==> flow/design.v <==
`timescale 1ns / 1ps
module HF1(
    input rst,
    input clk,
    output [2:0] ind_out,
    output [2:0] man_out,
    output [2:0] std_out
    );
	 IND_FSM ind(.rst(rst), .clk(clk), .ind_out(ind_out));
	 MAN_FSM man(.rst(rst), .clk(clk), .man_out(man_out));
	 STD_FSM std(.rst(rst), .clk(clk), .std_out(std_out));	
endmodule
`timescale 1ns / 1ps
module IND_FSM(
    input clk,
    input rst,
    output [2:0] ind_out
    );
	 reg [2:0] out, cnt;
	 assign ind_out = out;
	 always @ (posedge clk)
	 begin
		if(rst) cnt <= 3'o0;
		else cnt <= cnt + 3'o1;
	 end
	 always @ (*)
	 begin
		case(cnt)
			3'o0: out <= 3'b000;
			3'o1: out <= 3'b010;
			3'o2: out <= 3'b111;
			3'o3: out <= 3'b100;
			3'o4: out <= 3'b101;
			3'o5: out <= 3'b001;
			3'o6: out <= 3'b011;
			3'o7: out <= 3'b110;
		endcase
	 end
endmodule
`timescale 1ns / 1ps
module MAN_FSM(
    input clk,
    input rst,
    output [2:0] man_out
    );
	 reg [2:0] state;
	 reg [2:0] next_state;
	 wire a, b, c;
	 assign {a,b,c} = state;
	 always @ (posedge clk)
	 begin
		 if(rst)	state <= 3'b0;
		 else	
			begin
				next_state[0] =  a & ~b & ~c | ~b &  c | ~a &  b & ~c;
				next_state[1] = ~a;
				next_state[2] =  a & ~b & ~c |  b &  c | ~a &  b & ~c;
				state <= next_state;
			end
	 end
	 assign man_out = state;
endmodule
`timescale 1ns / 1ps
module STD_FSM(
    input clk,
    input rst,
    output [2:0] std_out
    );
	 parameter START 	= 3'b000;
	 parameter A 		= 3'b010;
	 parameter B		= 3'b111;
	 parameter C 		= 3'b100;
	 parameter D		= 3'b101;
	 parameter E 		= 3'b001;
	 parameter F		= 3'b011;
	 parameter G 		= 3'b110;
	 reg [2:0] state;
	 reg [2:0] next_state;
	 assign std_out = state;
	 always @ (posedge clk)
	 begin
			if(rst) state <= START;
			else state <= next_state;
	 end
	 always @ (*)
	 begin
			case(state)
				START:	next_state <= A;
				A:			next_state <= B;
				B:			next_state <= C;
				C:			next_state <= D;
				D:			next_state <= E;
				E:			next_state <= F;
				F:			next_state <= G;
				G:			next_state <= START;
			endcase
	 end
endmodule
# --- Reports on HF1 ---
# What the tools print for HF1, step after step.
# Lines are those of the file above, counted from 1.
# Operators carry their Yosys type and port widths (W data, S select, Z words).
# Library cell names are shortened.
design:
  top: "HF1"
  clock: "clk"
  library: "sky130hd"
  pvt_corner: "tt_025C_1v80"

# --- Word-level counts ---
# Yosys after proc, flatten, opt, wreduce and memory -nomap, before mapping. Print and check cells are not counted. Equal cells are merged and count once.
# Memory sizes are those after Yosys's memory passes, which may raise the word count (mostly to a power of two), join words into wider ones and drop unused or constant bits.
bits:
  ff_bits: 6
  mem_bits_ro: 48
  clocked_rd_ports_x_width: 6
  n_memories: 2
  output_inout_bits: 9
  wordCells: 19
mem_list:
  columns: ["memory", "size", "width", "read_ports", "write_ports", "line", "source"]
  rows:
  - ["(name not given)", 8, 3, 1, 0, 28, "case(cnt)"]
  - ["(name not given)", 8, 3, 1, 0, 87, "case(state)"]
classes:
  addsub: 1
  n_mux: 1
  n_logic: 13
op_table:
  columns: ["cell", "count"]
  rows:
  - ["$and A1 B1 Y1", 6]
  - ["$or A1 B1 Y1", 4]
  - ["$not A1 Y1", 3]
  - ["$add A3 B1 Y3 const B", 1]
  - ["$mux W3", 1]

# --- Depth ---
# Depth = most cells in a row (Yosys ltp): at word level without a register or memory, in the mapped netlist without a sequential cell, where the memories' decode and read muxes count.
logic_depth:
  ltp_word: 5
  abc_area: 0
  depth_mapped: 4
  ltp_nobuf: 4

# --- Mapped cells and area ---
# The flow's flattened synthesis, as Yosys stat reports it; memories are mapped. The netlist is that of the ABC_AREA named above (0 if unset); the other value can give another one.
# The area totals of this step are shown rounded.
synth_totals:
  cell_count: 43
  area_um2: 449.2
  ff_cells: 12
  buf_cells: 4
by_type:
  columns: ["cell", "count", "type_area_um2"]
  rows:
  - ["dfxtp_1", 12, 240.23]
  - ["nor2_1", 10, 37.536]
  - ["ha_1", 2, 25.024]
  - ["buf_4", 3, 22.522]
  - ["mux2i_1", 2, 20.019]
  - ["nor2b_1", 3, 18.768]
  - ["xor2_1", 2, 17.517]
  - ["mux2_4", 1, 15.014]
  - ["mux2_1", 1, 11.261]
  - ["xnor2_1", 1, 8.758]
  - ["nand3b_1", 1, 7.507]
  - ["o21bai_1", 1, 7.507]
  - ["a21oi_1", 1, 5.005]
  - ["buf_2", 1, 5.005]
  - ["inv_1", 1, 3.754]
  - ["nand2_1", 1, 3.754]
# The figures by module come from a second, unflattened synthesis with its own total; it is not the netlist above.
hier_totals:
  hier_cells: 42
  hier_area_um2: 459.2
# Rows give one instance, submodules left out.
by_module:
  columns: ["module", "n_inst", "cells", "area_um2"]
  rows:
  - ["IND_FSM", 1, 18, 209.0]
  - ["MAN_FSM", 1, 13, 132.6]
  - ["STD_FSM", 1, 11, 117.6]
  - ["HF1", 1, 0, 0.0]

# --- Worst setup path after synthesis ---
# OpenSTA on the mapped netlist: ideal clock, no wires. The path of least setup slack (recovery checks aside). Input and output delay are each 20% of the period. Register names are those of the netlist, which keeps one name where synthesis merged equal registers.
synth_timing:
  path_type: "reg-to-reg"
  start: "reg ind.cnt[0]"
  end: "reg (no name shown)"
  period_ns: 2.44
  launch_ns: 0.000
  t_arrival_ns: 1.132
  slack_ns: 1.186
  path_delay_ns: 1.253
  stages: 5
  n_path_buf: 0
  period_less_setup_slack_ns: 1.254
# "path_delay_ns" is the arrival time less input delay plus setup time.
# "stages" counts driving pins, that of a launching flip-flop among them; a cell with two outputs on the path counts twice.
# "period_less_setup_slack_ns" = period - worst setup slack (recovery checks aside). The figure is calculated, with input and output delays left at 20% of the set period.
# Between the ends stands the longest chain of elaborated cells between them, by number of cells; it is not shown to be the way that was timed. Of several equally long chains one is given.
# Each line given opens the expression or statement behind the cell; cells for indexed reads and writes are added by Yosys, which also makes memories of some case tables.
synth_via:
  cell_sequence: "dfxtp_1 -> ha_1 -> xor2_1 -> nand2_1 -> mux2_4"
  elab_chain_cells: 2
synth_lines:
  columns: ["element", "line", "source"]
  rows:
  - ["start, declared", 19, "reg [2:0] out, cnt;"]
  - ["start, assigned", 23, "if(rst) cnt <= 3'o0;"]
  - ["start, assigned", 24, "else cnt <= cnt + 3'o1;"]
  - ["$add A3 B1 Y3", 24, null]
  - ["$mux W3", null, null]

# --- Worst path after layout ---
# From the final timing report of flow run 1: the path of least setup slack in the routed layout; clock arrival at registers is part of the times.
layout_timing:
  path_type: "reg-to-reg"
  start: "reg ind.cnt[0]"
  end: "reg (no name shown)"
  period_ns: 1.38
  launch_ns: 0.26
  t_arrival_ns: 1.47
  slack_ns: 0.06
  stages: 5
  n_path_buf: 0
# Between the ends stands the longest chain of elaborated cells between them, by number of cells; it is not shown to be the way that was timed. Of several equally long chains one is given.
layout_via:
  cell_sequence: "dfxtp_2 -> ha_1 -> xor2_2 -> nor2_1 -> mux2_1"
  elab_chain_cells: 2
layout_lines:
  columns: ["element", "line", "source"]
  rows:
  - ["start, declared", 19, "reg [2:0] out, cnt;"]
  - ["start, assigned", 23, "if(rst) cnt <= 3'o0;"]
  - ["start, assigned", 24, "else cnt <= cnt + 3'o1;"]
  - ["$add A3 B1 Y3", 24, null]
  - ["$mux W3", null, null]

# Measured results for HF1: 2 stored runs of the Yosys and OpenROAD flow on sky130hd. The settings differ; the order carries no meaning. The constraints put input and output delay at 20% of the set period each and load the outputs with 0.01 pF.
# "worst_setup_path_time_ns" = time allowed to the worst setup path (clock period - input delay - output delay, where it has them) - its slack; a late launch clock adds to it, a late capture clock takes from it.
# By "design_power_w" is meant OpenSTA's value without simulated activity: inputs other than the clock are taken to toggle once in ten clock periods, and the tool carries that through the logic.
# Measured values are rounded.
runs:
  - name: "flow run 1"
    settings:
      period_ns: 1.38
      CORE_UTILIZATION: 18
      PLACE_DENSITY_LB_ADDON: 0.28
      CORE_MARGIN: 4
      CELL_PAD_IN_SITES_GLOBAL_PLACEMENT: 1
      TNS_END_PERCENT: 95
      CTS_CLUSTER_DIAMETER: 183
      SLEW_MARGIN: 0
      MAX_ROUTING_LAYER: "met5"
      CAP_MARGIN: 20
    results:
      util_pct: 26.4
      post_synth_area_um2: 449.2
      setup_worst_slack_ns: 0.058
      fin_hold_ws_ns: 0.441
      die_area_um2: 3359
      setupTns_ns: 0.000
      worst_setup_path_time_ns: 1.32
      critical_path_kind: "reg-to-reg"
      finish.stdcell_area_um2: 605.6
      design_power_w: 0.0008691
  - name: "flow run 2"
    settings:
      period_ns: 1.87
      CORE_UTILIZATION: 61
      CORE_MARGIN: 10
      CELL_PAD_IN_SITES_GLOBAL_PLACEMENT: 3
      TNS_END_PERCENT: 45
      ABC_AREA: 1
      CTS_CLUSTER_DIAMETER: 82
      MIN_ROUTING_LAYER: "met1"
      CAP_MARGIN: 20
      SLEW_MARGIN: 20
    outcome: "unfinished; error PDN-0185 in floorplanning"
